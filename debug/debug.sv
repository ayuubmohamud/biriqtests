==> flow/design.v <==
module debug #(parameter TL_RS = 4) (
    input   wire logic                          debug_clock_i,
    input   wire logic                          debug_reset_i,
    input   wire logic [2:0]                    debug_a_opcode,
    input   wire logic [2:0]                    debug_a_param,
    input   wire logic [3:0]                    debug_a_size,
    input   wire logic [TL_RS-1:0]              debug_a_source,
    input   wire logic [4:0]                    debug_a_address,
    input   wire logic [3:0]                    debug_a_mask,
    input   wire logic [31:0]                   debug_a_data,
    input   wire logic                          debug_a_corrupt,
    input   wire logic                          debug_a_valid,
    output  wire logic                          debug_a_ready,
    output       logic [2:0]                    debug_d_opcode,
    output       logic [1:0]                    debug_d_param,
    output       logic [3:0]                    debug_d_size,
    output       logic [TL_RS-1:0]              debug_d_source,
    output       logic                          debug_d_denied,
    output       logic [31:0]                   debug_d_data,
    output       logic                          debug_d_corrupt,
    output       logic                          debug_d_valid,
    input   wire logic                          debug_d_ready,
    output  wire logic                          callenv,
    output  wire logic [127:0]                  debug_state_o
);
    wire debug_busy;
    wire [TL_RS-1:0] working_source;
    wire [3:0] working_size;
    wire [31:0] working_data;
    wire [3:0] working_mask;
    wire [2:0] working_opcode;
    wire [4:0] working_address;
    wire working_valid;
    skdbf #(TL_RS+4+39+5) skidbuffer (debug_clock_i, debug_reset_i, ~debug_d_ready, {
        working_source,
        working_size,
        working_data,
        working_mask,
        working_opcode,
        working_address
    }, working_valid, debug_busy, {
        debug_a_source, debug_a_size, debug_a_data, debug_a_mask, debug_a_opcode, debug_a_address
    }, debug_a_valid);
    assign debug_a_ready = ~debug_busy;
    reg [31:0] debug0 = 0;
    reg [31:0] debug1 = 0;
    reg [31:0] debug2 = 0;
    reg [31:0] debug3 = 0;
    always_ff @(posedge debug_clock_i) begin
        if (debug_reset_i) begin
            debug_d_valid <= 0;
        end else if (working_valid&debug_d_ready) begin
            case (working_address[3:2])
            2'b00: debug0 <= working_data;
            2'b01: debug1 <= working_data;
            2'b10: debug2 <= working_data;
            2'b11: debug3 <= working_data;
            endcase
        end
    end
    always_ff @(posedge debug_clock_i) begin
        if (debug_reset_i) begin
            debug_d_valid <= 0;
        end else if (working_valid&debug_d_ready) begin
            debug_d_valid <= 1;
            debug_d_source <= working_source;
            debug_d_size <= working_size;
            debug_d_denied <= 0;
            debug_d_corrupt <= 0;
            debug_d_opcode <= 0;
            debug_d_param <= 0;
            debug_d_data <= 0;
        end else if (!working_valid&debug_d_ready) begin
            debug_d_valid <= 0;
        end
    end
    assign debug_state_o = {debug3,debug2,debug1,debug0};
    assign callenv = working_valid&debug_d_ready&working_address[4];
endmodule
module skdbf #(parameter DW = 8) (
    input   wire logic          clk_i,
    input   wire logic          reset_i,
    input   wire logic          combinational_busy_i,
    output  wire logic [DW-1:0] cycle_data_o,
    output  wire logic          cycle_vld_o,
    output       logic          registered_busy_o,
    input   wire logic [DW-1:0] registered_data_i,
    input   wire logic          registered_vld_i 
);
    reg [DW-1:0] held_data;
    reg held_vld;
    initial held_vld = 0;
    initial held_data = 0;
    assign cycle_data_o = held_vld ? held_data : registered_data_i;
    assign cycle_vld_o = held_vld ? 1'b1 : registered_vld_i;
    wire hold_data;
    assign hold_data = combinational_busy_i & !registered_busy_o & cycle_vld_o & registered_vld_i;
    assign registered_busy_o = held_vld;
    always_ff @(posedge clk_i) begin
        if (reset_i) begin
            held_vld <= 1'b0;
            held_data <= 0;
        end else if (hold_data) begin
            held_data <= registered_data_i;
            held_vld <= 1'b1;
        end else if (!combinational_busy_i) begin
            held_vld <= 1'b0;
        end
    end 
endmodule
# Reports on debug
# The steps from the RTL of debug to its reports follow in flow order.
# Lines are those of the file above, counted from 1.
# Operators carry their Yosys type and port widths (W data, S select, Z words).
# Cell names lack the library's common part.
# A cell with -- has no value.
[design]
design = "debug"
clock_port = "debug_clock_i"
lib = "sky130hd"
corner = "tt_025C_1v80"

# After elaboration
# Source: Yosys, flattened and elaborated, memories not mapped. Widths are those after wreduce. Registers that Yosys merges into a memory's read port (data or address) are not register bits. Print and check cells do not count. Equal cells are merged and count once.
[word_totals]
reg_bits = 189
output_inout_bits = 178
[op_classes]
eq_ne = 3
mux = 4
logic = 8
reduce_and_logical = 8
[op_table]
columns = ["operator", "count"]
rows = [
  ["$mux W52", 1],
  ["$reduce_and A3 Y1", 4],
  ["$and A1 B1 Y1", 5],
  ["$eq A2 B2 Y1 const B", 2],
  ["$not A1 Y1", 3],
  ["$mux W1", 3],
  ["$eq A2 B1 Y1 const B", 1],
  ["$logic_not A2 Y1", 1],
  ["$reduce_and A2 Y1", 1],
  ["$reduce_bool A2 Y1", 1],
  ["$logic_not A1 Y1", 1],
]

# Longest topological paths
# Longest topological path by Yosys (ltp), each cell counted once; first at word level (registers and memories cut), then after technology mapping (sequential cells cut; the memories' decode and read muxes count).
[depth]
depth_word = 5
ABC_AREA = 1
mapped_depth = 7

# Netlist
# Source: synth_stat.txt of the flow (Yosys; design flattened, memories mapped). It holds for the ABC_AREA given above (unset counts as 0); a run with the other value may have another netlist.
[by_type]
columns = ["cell", "count", "type_area_um2"]
rows = [
  ["edfxtp_1", 136, 4.08E+03],
  ["dfxtp_1", 44, 880.845],
  ["nand2_1", 136, 510.49],
  ["inv_1", 128, 480.461],
  ["buf_4", 40, 300.288],
  ["o21ai_0", 45, 225.216],
  ["nand3_1", 43, 215.206],
  ["nor2_1", 50, 187.68],
  ["buf_2", 14, 70.067],
  ["buf_6", 5, 56.304],
  ["clkbuf_1", 7, 26.275],
  ["nand3_4", 1, 17.517],
  ["nand2_4", 1, 11.261],
  ["nor2_4", 1, 11.261],
  ["inv_6", 1, 8.758],
  ["clkinv_1", 1, 3.754],
  ["conb_1", 1, 3.754],
]
[mapped]
cell_count = 654
synth_area_um2 = 7093.1
sequential_area_um2 = 4964.8
flip_flops = 180
buffers = 66

# Worst setup path after synthesis
# OpenSTA on the mapped netlist: ideal clock, no wires. The path of least setup slack (recovery checks aside). Input and output delay are each 20% of the period. Register names are those of the netlist, which keeps one name where synthesis merged equal registers.
[synth_path]
path_kind = "input to register"
from = "in debug_a_valid"
to = "reg debug0[0]"
period_ns = 4.44
t_arrival_ns = 2.553
setup_slack_ns = 1.466
path_delay_ns = 2.086
stages = 4
path_buffers = 0
period_less_setup_slack_ns = 2.974
# "path_delay_ns" is the arrival time less input delay plus setup time.
# "stages" counts driving pins, that of a launching flip-flop among them; a cell with two outputs on the path counts twice.
# "period_less_setup_slack_ns" is the clock period less the worst setup slack; recovery checks do not enter. This is arithmetic on one report: input and output delays are still those of the set period (20% each).
# The rows between start and end are the longest chain of elaborated cells between them; the timing report does not say that the signal goes this way. Where chains are equally long, one stands for them.
# Each line given opens the expression or statement behind the cell; cells for indexed reads and writes are added by Yosys, which also makes memories of some case tables.
[synth_between]
cell_sequence = "inv_1 nand2_4 nand3_1 nor2_1"
elab_chain_cells = 3
cone_cells = 3
cone_classes = "mux (1); logic (1); reduce/logical (1)"
[synth_lines]
columns = ["item", "line", "source"]
rows = [
  ["from (decl)", 12, "input   wire logic                          debug_a_valid,"],
  ["$mux W1", 95, "assign cycle_vld_o = held_vld ? 1'b1 : registered_vld_i;"],
  ["$and A1 B1 Y1", 52, "end else if (working_valid&debug_d_ready) begin"],
  ["$reduce_and A3 Y1", "--", ""],
  ["to (assign)", 54, "2'b00: debug0 <= working_data;"],
  ["to (decl)", 45, "reg [31:0] debug0 = 0;"],
]

# Timing after layout
# From the final timing report of run 1: the path of least setup slack in the routed layout; clock arrival at registers is part of the times.
[layout_path]
path_kind = "register to output"
from = "reg skidbuffer.held_vld"
to = "out debug_a_ready"
period_ns = 2.34
out_delay_ns = 0.47
t_arrival_ns = 1.51
setup_slack_ns = 0.36
stages = 3
path_buffers = 1
# The rows between start and end are the longest chain of elaborated cells between them; the timing report does not say that the signal goes this way. Where chains are equally long, one stands for them.
# At most two assigning lines are given for a register; there are more.
[layout_between]
cell_sequence = "dfxtp_4 inv_6 clkdlybuf4s50_1"
elab_chain_cells = 1
cone_cells = 1
cone_lines = 1
cone_classes = "logic (1)"
[layout_lines]
columns = ["item", "line", "source"]
rows = [
  ["from (decl)", 91, "reg held_vld;"],
  ["from (assign)", 101, "held_vld <= 1'b0;"],
  ["from (assign)", 105, "held_vld <= 1'b1;"],
  ["$not A1 Y1", 44, "assign debug_a_ready = ~debug_busy;"],
  ["to (decl)", 13, "output  wire logic                          debug_a_ready,"],
]

# Below are 2 stored runs of the flow (Yosys, OpenROAD; platform sky130hd) on debug, each with its settings and what was measured, unordered. Constraints: input delay and output delay 20% of the set period each, output load 0.01 pF.
# By "achievedPeriod_ns" is meant the clock period of the run minus its worst setup slack. This is arithmetic on one report: input and output delays are still those of the set period (20% each).
# "worst_path_time_ns" is the time allowed to the run's worst setup path (the clock period less input and output delay, where it has them) less its slack. Clock arrival times count: a late capture clock shortens it, a late launch clock lengthens it.

[[run]]
name = "run 1"
[run.settings]
period_ns = 2.34
CORE_UTILIZATION = 25
SETUP_SLACK_MARGIN = 0.04
PLACE_DENSITY = 0.75
CORE_MARGIN = 5
ABC_AREA = 1
GPL_ROUTABILITY_DRIVEN = 0
CTS_CLUSTER_SIZE = 65
CAP_MARGIN = 0
SLEW_MARGIN = 20
[run.results]
achievedPeriod_ns = 1.982
total_negative_slack_ns = 0.000
hold_worst_slack_ns = 0.509
worst_path_time_ns = 1.51
worstPathKind = "register to output"
yosys.chip_area_um2 = 7093.1
utilization_pct = 35.7
final_die_area_um2 = 31840.8
final_setup_ws_ns = 0.358

[[run]]
name = "run 2"
[run.settings]
period_ns = 4.16
CORE_UTILIZATION = 44
CAP_MARGIN = 20
CORE_MARGIN = 2
SLEW_MARGIN = 20
[run.results]
achievedPeriod_ns = 3.160
total_negative_slack_ns = 0.000
hold_worst_slack_ns = 0.473
worst_path_time_ns = 2.33
worstPathKind = "register to output"
yosys.chip_area_um2 = 7015.5
utilization_pct = 60.6
final_die_area_um2 = 16970.3
final_setup_ws_ns = 1.000
