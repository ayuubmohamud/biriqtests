==> flow/design.v <==
module top (
    input  wire sys_clock_i,
    input  wire uart_rx,
    output wire uart_tx
);
  reg [7:0] rx_byte;
  reg rx;
  uart_rx uart_rx_inst (
      .clock(sys_clock_i),
      .resetn(1'b1),
      .bauddiv_i(16'd867),
      .rx_i(uart_rx),
      .rx_byte_o(rx_byte),
      .rx_o(rx)
  );
  wire tx_dequeue_o;
  uart_tx uart_tx_inst (
      .clock(sys_clock_i),
      .resetn(1'b1),
      .bauddiv_i(16'd867),
      .tx_i(rx),
      .tx_byte_i(rx_byte),
      .tx_dequeue_o(tx_dequeue_o),
      .tx_o(uart_tx)
  );
endmodule
module uart_rx (
    input  wire        clock,
    input  wire        resetn,
    input  wire [15:0] bauddiv_i,   
    input  wire        rx_i,
    output wire [ 7:0] rx_byte_o,
    output wire        rx_o,
    output wire        rx_busy_o
);
  (* ASYNC_REG = "TRUE" *) reg rx_q, rx_qq;
  reg sample_q, start_q, stop_q, hbit_q, cmpl_q;
  reg [15:0] counter_q;
  reg [ 7:0] rx_byte_q;
  reg [ 2:0] byte_cnt_q;
  wire rx, zero, sample_en, shift_en, last_shift;
  initial begin
    rx_q = 1'b1;
    rx_qq = 1'b1;
    rx_byte_q = 8'd0;
    sample_q = 1'b0;
    start_q = 1'b0;
    byte_cnt_q = 3'd0;
    counter_q = 16'd0;
    cmpl_q = 1'b0;
  end
  assign rx = !rx_qq;
  assign zero = counter_q == '0;
  assign sample_en = counter_q == {1'b0, bauddiv_i[15:1]};
  assign shift_en = zero && sample_q && start_q && !stop_q;
  assign last_shift = byte_cnt_q == 3'd7 && shift_en;
  assign rx_o = cmpl_q;
  assign rx_byte_o = rx_byte_q;
  assign rx_busy_o = sample_q | start_q | stop_q | hbit_q | cmpl_q;
  always_ff @(posedge clock)
    if (!resetn) rx_q <= 1'b1;
    else rx_q <= rx_i;
  always_ff @(posedge clock)
    if (!resetn) rx_qq <= 1'b1;
    else rx_qq <= rx_q;
  always_ff @(posedge clock)
    if ((!rx & !(sample_q | start_q)) || zero || !resetn || (sample_en & sample_q & rx & !start_q) || rx_o)
      counter_q <= bauddiv_i;
    else counter_q <= counter_q - 1'b1;
  always_ff @(posedge clock)
    if (rx_o || !resetn) sample_q <= 1'b0;
    else if (!sample_q) sample_q <= rx;
  always_ff @(posedge clock)
    if (rx_o || !resetn) start_q <= 1'b0;
    else if (!start_q) start_q <= sample_en & sample_q & rx;
  always_ff @(posedge clock)
    if (rx_o || !resetn) rx_byte_q <= 8'd0;
    else if (shift_en) rx_byte_q <= {rx_qq, rx_byte_q[7:1]};
  always_ff @(posedge clock)
    if (rx_o || !resetn) byte_cnt_q <= 3'd0;
    else if (shift_en) byte_cnt_q <= byte_cnt_q + 1'b1;
  always_ff @(posedge clock)
    if (rx_o || !resetn) stop_q <= 1'b0;
    else if (!stop_q) stop_q <= last_shift;
  always_ff @(posedge clock)
    if (rx_o || !resetn) hbit_q <= 1'b0;
    else if (stop_q && (counter_q == '0)) hbit_q <= 1'b1;
  always_ff @(posedge clock)
    if (rx_o || !resetn) cmpl_q <= 1'b0;
    else if (hbit_q && (counter_q == {1'b0, bauddiv_i[15:1]})) cmpl_q <= 1'b1;
endmodule
module uart_tx (
    input  wire        clock,
    input  wire        resetn,
    input  wire [15:0] bauddiv_i,      
    input  wire        tx_i,
    input  wire [ 7:0] tx_byte_i,
    output wire        tx_dequeue_o,
    output wire        tx_o,
    output wire        tx_busy_o
);
  reg start_q, byte_q, stop_q, cmpl_q, tx_q;
  reg [15:0] counter_q;
  reg [7:0] tx_byte_q;
  reg [2:0] byte_cnt_q;
  wire zero;
  initial begin
    start_q    = 1'b0;
    byte_q     = 1'b0;
    stop_q     = 1'b0;
    cmpl_q     = 1'b0;
    tx_q       = 1'b1;
    counter_q  = 16'd0;
    tx_byte_q  = 8'd0;
    byte_cnt_q = 3'd0;
  end
  assign zero = counter_q == 16'd0;
  assign tx_o = tx_q;
  assign tx_dequeue_o = cmpl_q;
  assign tx_busy_o = start_q | byte_q | stop_q | cmpl_q;
  always_ff @(posedge clock)
    if (!resetn || !(start_q || byte_q || stop_q) || zero || cmpl_q) counter_q <= bauddiv_i;
    else counter_q <= counter_q - 1'b1;
  always_ff @(posedge clock)
    if (!resetn || !(start_q | stop_q | byte_q | cmpl_q)) tx_q <= 1'b1;
    else if (cmpl_q) tx_q <= 1'b1;
    else if (stop_q) tx_q <= 1'b1;
    else if (byte_q) tx_q <= tx_byte_q[0];
    else if (start_q) tx_q <= 1'b0;
  always_ff @(posedge clock)
    if (!resetn || cmpl_q) start_q <= 1'b0;
    else if (!start_q) start_q <= tx_i;
  always_ff @(posedge clock)
    if (!resetn || cmpl_q) byte_q <= 1'b0;
    else if (!byte_q) byte_q <= start_q && zero;
  always_ff @(posedge clock)
    if (!resetn || cmpl_q) stop_q <= 1'b0;
    else if (!stop_q) stop_q <= byte_q && zero && (byte_cnt_q == 3'd7);
  always_ff @(posedge clock)
    if (!resetn || cmpl_q) byte_cnt_q <= 3'd0;
    else if (byte_q && zero) byte_cnt_q <= byte_cnt_q + 3'd1;
  always_ff @(posedge clock)
    if (!resetn || tx_i) tx_byte_q <= tx_byte_i;
    else if (byte_q && zero) tx_byte_q <= {1'b0, tx_byte_q[7:1]};
  always_ff @(posedge clock)
    if (!resetn || cmpl_q) cmpl_q <= 1'b0;
    else if (!cmpl_q) cmpl_q <= stop_q && zero;
endmodule
From RTL to reports: top --
What the tools print for top, step after step. Lines are those of the file above, counted from 1. Operators carry their Yosys type and port widths (W data, S select, Z words). Library cell names are shortened. The mark -- stands for no value.
Inputs: top module top, clock port sys_clock_i, cell library sky130hd, library corner tt_025C_1v80

Word-level counts --
Source: Yosys, flattened and elaborated, memories not mapped. Widths are those after wreduce. Registers that Yosys merges into a memory's read port (data or address) are not register bits. Print and check cells do not count. Equal cells are merged and count once.
Storage and ports: output and inout port bits 1, word-level cells 72, flip-flop bits (word level) 66, input bits 2
Cells by class: bitwise logic cells 9, mux-type cells 11, equality and inequality tests 3, reduce/logical cells 27, add/sub/neg operators 4
Operator list (number):
- $sub A16 B1 Y16 const B | 2
- $logic_not A16 Y1 | 2
- $eq A16 B9 Y1 const B | 1
- $mux W8 | 2
- $logic_and A1 B1 Y1 | 10
- $mux W1 | 9
- $logic_or A1 B1 Y1 | 7
- $add A3 B1 Y3 const B | 2
- $eq A3 B3 Y1 const B | 2
- $logic_not A1 Y1 | 5
- $and A1 B1 Y1 | 4
- $or A1 B1 Y1 | 4
- $reduce_bool A2 Y1 | 2
- $reduce_or A3 Y1 | 1
- $not A1 Y1 | 1

Longest topological paths --
Yosys ltp: most cells in a row. Word level: on the elaborated netlist, between registers, memories and ports. Mapped: between sequential cells and ports; inverters and the memories' decode and read muxes count.
Depth: depth after elaboration 6, ABC_AREA 1, gate-level depth with buffers 11, mapped depth without buffers 11

Netlist --
Source: synth_stat.txt of the flow (Yosys; design flattened, memories mapped). It holds for the ABC_AREA given above (unset counts as 0); a run with the other value may have another netlist.
Mapped netlist: flip-flops 66, buffer cells 5, area of sequential cells 1401.3 sq um, chip area (Yosys) 2965.3 sq um, standard cells after synthesis 397
Cells by type:
- dfxtp_1 | number 58, total area 1.16E+03 sq um
- nand2_1 | number 102, total area 382.867 sq um
- nor2_1 | number 92, total area 345.331 sq um
- edfxtp_1 | number 8, total area 240.23 sq um
- inv_1 | number 42, total area 157.651 sq um
- ha_1 | number 9, total area 112.608 sq um
- nand3_1 | number 19, total area 95.091 sq um
- xor2_1 | number 8, total area 70.067 sq um
- o21ai_0 | number 12, total area 60.058 sq um
- a21oi_1 | number 10, total area 50.048 sq um
- nor2_4 | number 4, total area 45.043 sq um
- xnor2_1 | number 5, total area 43.792 sq um
- nand2_2 | number 4, total area 25.024 sq um
- nand4_1 | number 4, total area 25.024 sq um
- nor2_2 | number 4, total area 25.024 sq um
- nand3_4 | number 1, total area 17.517 sq um
- a21oi_4 | number 1, total area 16.266 sq um
- buf_2 | number 3, total area 15.014 sq um
Other cell types: 9; their cells: 11.

Path before layout --
Path of least setup slack by OpenSTA after synthesis, without wires, with an ideal clock, recovery checks aside; 20% of the period is set as input and as output delay. Where synthesis merged equal registers, the netlist keeps one of their names.
Timing post-synthesis: path type reg2reg, start point register uart_tx_inst.counter_q[0], end point register uart_tx_inst.tx_byte_q[0], delay of the path 1.585 ns, launch time at the first pin 0.000 ns, path buffers 0, path slack 0.885 ns, data arrival time 1.256 ns, stages on the path 9, clock period 2.47 ns, synthesis period reached 1.585 ns
"delay of the path" = arrival - input delay + setup time. "stages on the path": output pins that drive a net of the path, with the launching flip-flop's if there is one; two outputs of one cell count as two. "synthesis period reached" is the clock period less the worst setup slack; recovery checks do not enter. This is arithmetic on one report: input and output delays are still those of the set period (20% each). Between the ends stands the longest chain of elaborated cells between them, by number of cells; it is not shown to be the way that was timed. Of several equally long chains one is given. A line is the first line of the expression or statement that the cell stems from. Yosys adds cells for indexed reads and writes and turns some case tables into memories. The path ends at the enable pin of a flip-flop; only ways to that pin are counted.
On the way, post-synthesis: cells stage by stage dfxtp_1 -> inv_1 -> ha_1 -> inv_1 -> nor2_1 -> nand3_1 -> nor2_1 -> nand3_1 -> nand2_1, cells in the longest elaborated chain 3, elaborated cells between the ends (all ways) 3
RTL lines, path post-synthesis:
- start, declared | RTL line 103 | reg [15:0] counter_q;
- start, assigned | RTL line 122 | if (!resetn || !(start_q || byte_q || stop_q) || zero || cmpl_q) counter_q <= bauddiv_i;
- start, assigned | RTL line 123 | else counter_q <= counter_q - 1'b1;
- $logic_not A16 Y1 | RTL line 117 | assign zero = counter_q == 16'd0;
- $logic_and A1 B1 Y1 | RTL line 144 | else if (byte_q && zero) tx_byte_q <= {1'b0, tx_byte_q[7:1]};
- $reduce_bool A2 Y1
- end, assigned | RTL line 143 | if (!resetn || tx_i) tx_byte_q <= tx_byte_i;
- end, assigned | RTL line 144
- end, declared | RTL line 104 | reg [7:0] tx_byte_q;

Worst path after layout --
Path of least setup slack in the final report of record 1 (OpenROAD, finished layout, wires in). Where an end is a register, its clock arrival counts in the times.
Timing post-layout: path type reg2reg, start point register uart_tx_inst.counter_q[0], end point register uart_tx_inst.tx_byte_q[6], launch time at the first pin 0.33 ns, clock period 2.77 ns, path buffers 0, stages on the path 9, data arrival time 1.90 ns, path slack 0.86 ns
Between the ends stands the longest chain of elaborated cells between them, by number of cells; it is not shown to be the way that was timed. Of several equally long chains one is given. The path ends at the enable pin of a flip-flop; only ways to that pin are counted.
On the way, post-layout: cells stage by stage dfxtp_1 -> inv_1 -> ha_1 -> inv_1 -> nor2_1 -> nand3_1 -> nor2_1 -> nand3_1 -> nand2_1, cells in the longest elaborated chain 3, elaborated cells between the ends (all ways) 3
RTL lines, path post-layout:
- start, declared | RTL line 103 | reg [15:0] counter_q;
- start, assigned | RTL line 122 | if (!resetn || !(start_q || byte_q || stop_q) || zero || cmpl_q) counter_q <= bauddiv_i;
- start, assigned | RTL line 123 | else counter_q <= counter_q - 1'b1;
- $logic_not A16 Y1 | RTL line 117 | assign zero = counter_q == 16'd0;
- $logic_and A1 B1 Y1 | RTL line 144 | else if (byte_q && zero) tx_byte_q <= {1'b0, tx_byte_q[7:1]};
- $reduce_bool A2 Y1
- end, assigned | RTL line 143 | if (!resetn || tx_i) tx_byte_q <= tx_byte_i;
- end, assigned | RTL line 144
- end, declared | RTL line 104 | reg [7:0] tx_byte_q;

==> results <==
Measured data: module top, platform sky130hd, 2 stored runs of the flow under differing settings, order arbitrary. Input and output delays are each 20% of the period that was set; the output load is 0.01 pF.
"achieved period" is the run's clock period less its worst setup slack. It is reckoned from that one timing run; input and output delays stay at 20% of the period that was set.

[record 1] flow files
==> flow/run.sh <==
#!/bin/bash
# the make line also repeats the synthesis and layout settings of config.mk as NAME=value (left out here)
make -C /OpenROAD-flow-scripts/flow DESIGN_CONFIG=/design/flow/config.mk WORK_HOME=/design/flow/orfs CLKGATE_MAP_FILE= finish
==> flow/config.mk <==
export PLATFORM = sky130hd
export DESIGN_NAME = top
export DESIGN_NICKNAME = top
export VERILOG_FILES = /design/flow/design.v
export SDC_FILE = /design/flow/constraint.sdc
export NUM_CORES = 4
export LEC_CHECK = 0
export ABC_AREA = 1
export CAP_MARGIN = 20
export CELL_PAD_IN_SITES_GLOBAL_PLACEMENT = 2
export CORE_MARGIN = 2
export CORE_UTILIZATION = 16
export CTS_CLUSTER_DIAMETER = 59
export GPL_TIMING_DRIVEN = 0
export MIN_ROUTING_LAYER = met1
export SETUP_SLACK_MARGIN = 0.05
export SLEW_MARGIN = 20
export TNS_END_PERCENT = 30
==> flow/constraint.sdc <==
create_clock -name core_clock -period 2.77 [get_ports {sys_clock_i}]
set_input_delay 0.5540 -clock core_clock [delete_from_list [all_inputs] [get_ports {sys_clock_i}]]
set_output_delay 0.5540 -clock core_clock [all_outputs]
set_load 0.01 [all_outputs]

[record 1] result: synthesis area 2,965.3 sq um; total die area 19,637.8 sq um; final utilization 0.197; worst slack on setup checks 0.864 ns; post-route worst hold slack 0.328 ns; achieved period 1.906 ns

[record 2] flow files
==> flow/run.sh <==
#!/bin/bash
# the make line also repeats the synthesis and layout settings of config.mk as NAME=value (left out here)
make -C /OpenROAD-flow-scripts/flow DESIGN_CONFIG=/design/flow/config.mk WORK_HOME=/design/flow/orfs CLKGATE_MAP_FILE= finish
==> flow/config.mk <==
export PLATFORM = sky130hd
export DESIGN_NAME = top
export DESIGN_NICKNAME = top
export VERILOG_FILES = /design/flow/design.v
export SDC_FILE = /design/flow/constraint.sdc
export NUM_CORES = 4
export LEC_CHECK = 0
export ABC_AREA = 1
export CAP_MARGIN = 20
export CELL_PAD_IN_SITES_GLOBAL_PLACEMENT = 1
export CORE_ASPECT_RATIO = 0.58
export CORE_MARGIN = 6
export CORE_UTILIZATION = 18
export CTS_CLUSTER_DIAMETER = 322
export GPL_ROUTABILITY_DRIVEN = 1
export MIN_ROUTING_LAYER = met2
export PLACE_DENSITY = 0.42
export SLEW_MARGIN = 40
==> flow/constraint.sdc <==
create_clock -name core_clock -period 3.1 [get_ports {sys_clock_i}]
set_input_delay 0.6200 -clock core_clock [delete_from_list [all_inputs] [get_ports {sys_clock_i}]]
set_output_delay 0.6200 -clock core_clock [all_outputs]
set_load 0.01 [all_outputs]

[record 2] result: synthesis area 2,965.3 sq um; total die area 19,813.7 sq um; final utilization 0.222; worst slack on setup checks 1.136 ns; post-route worst hold slack 0.328 ns; achieved period 1.964 ns
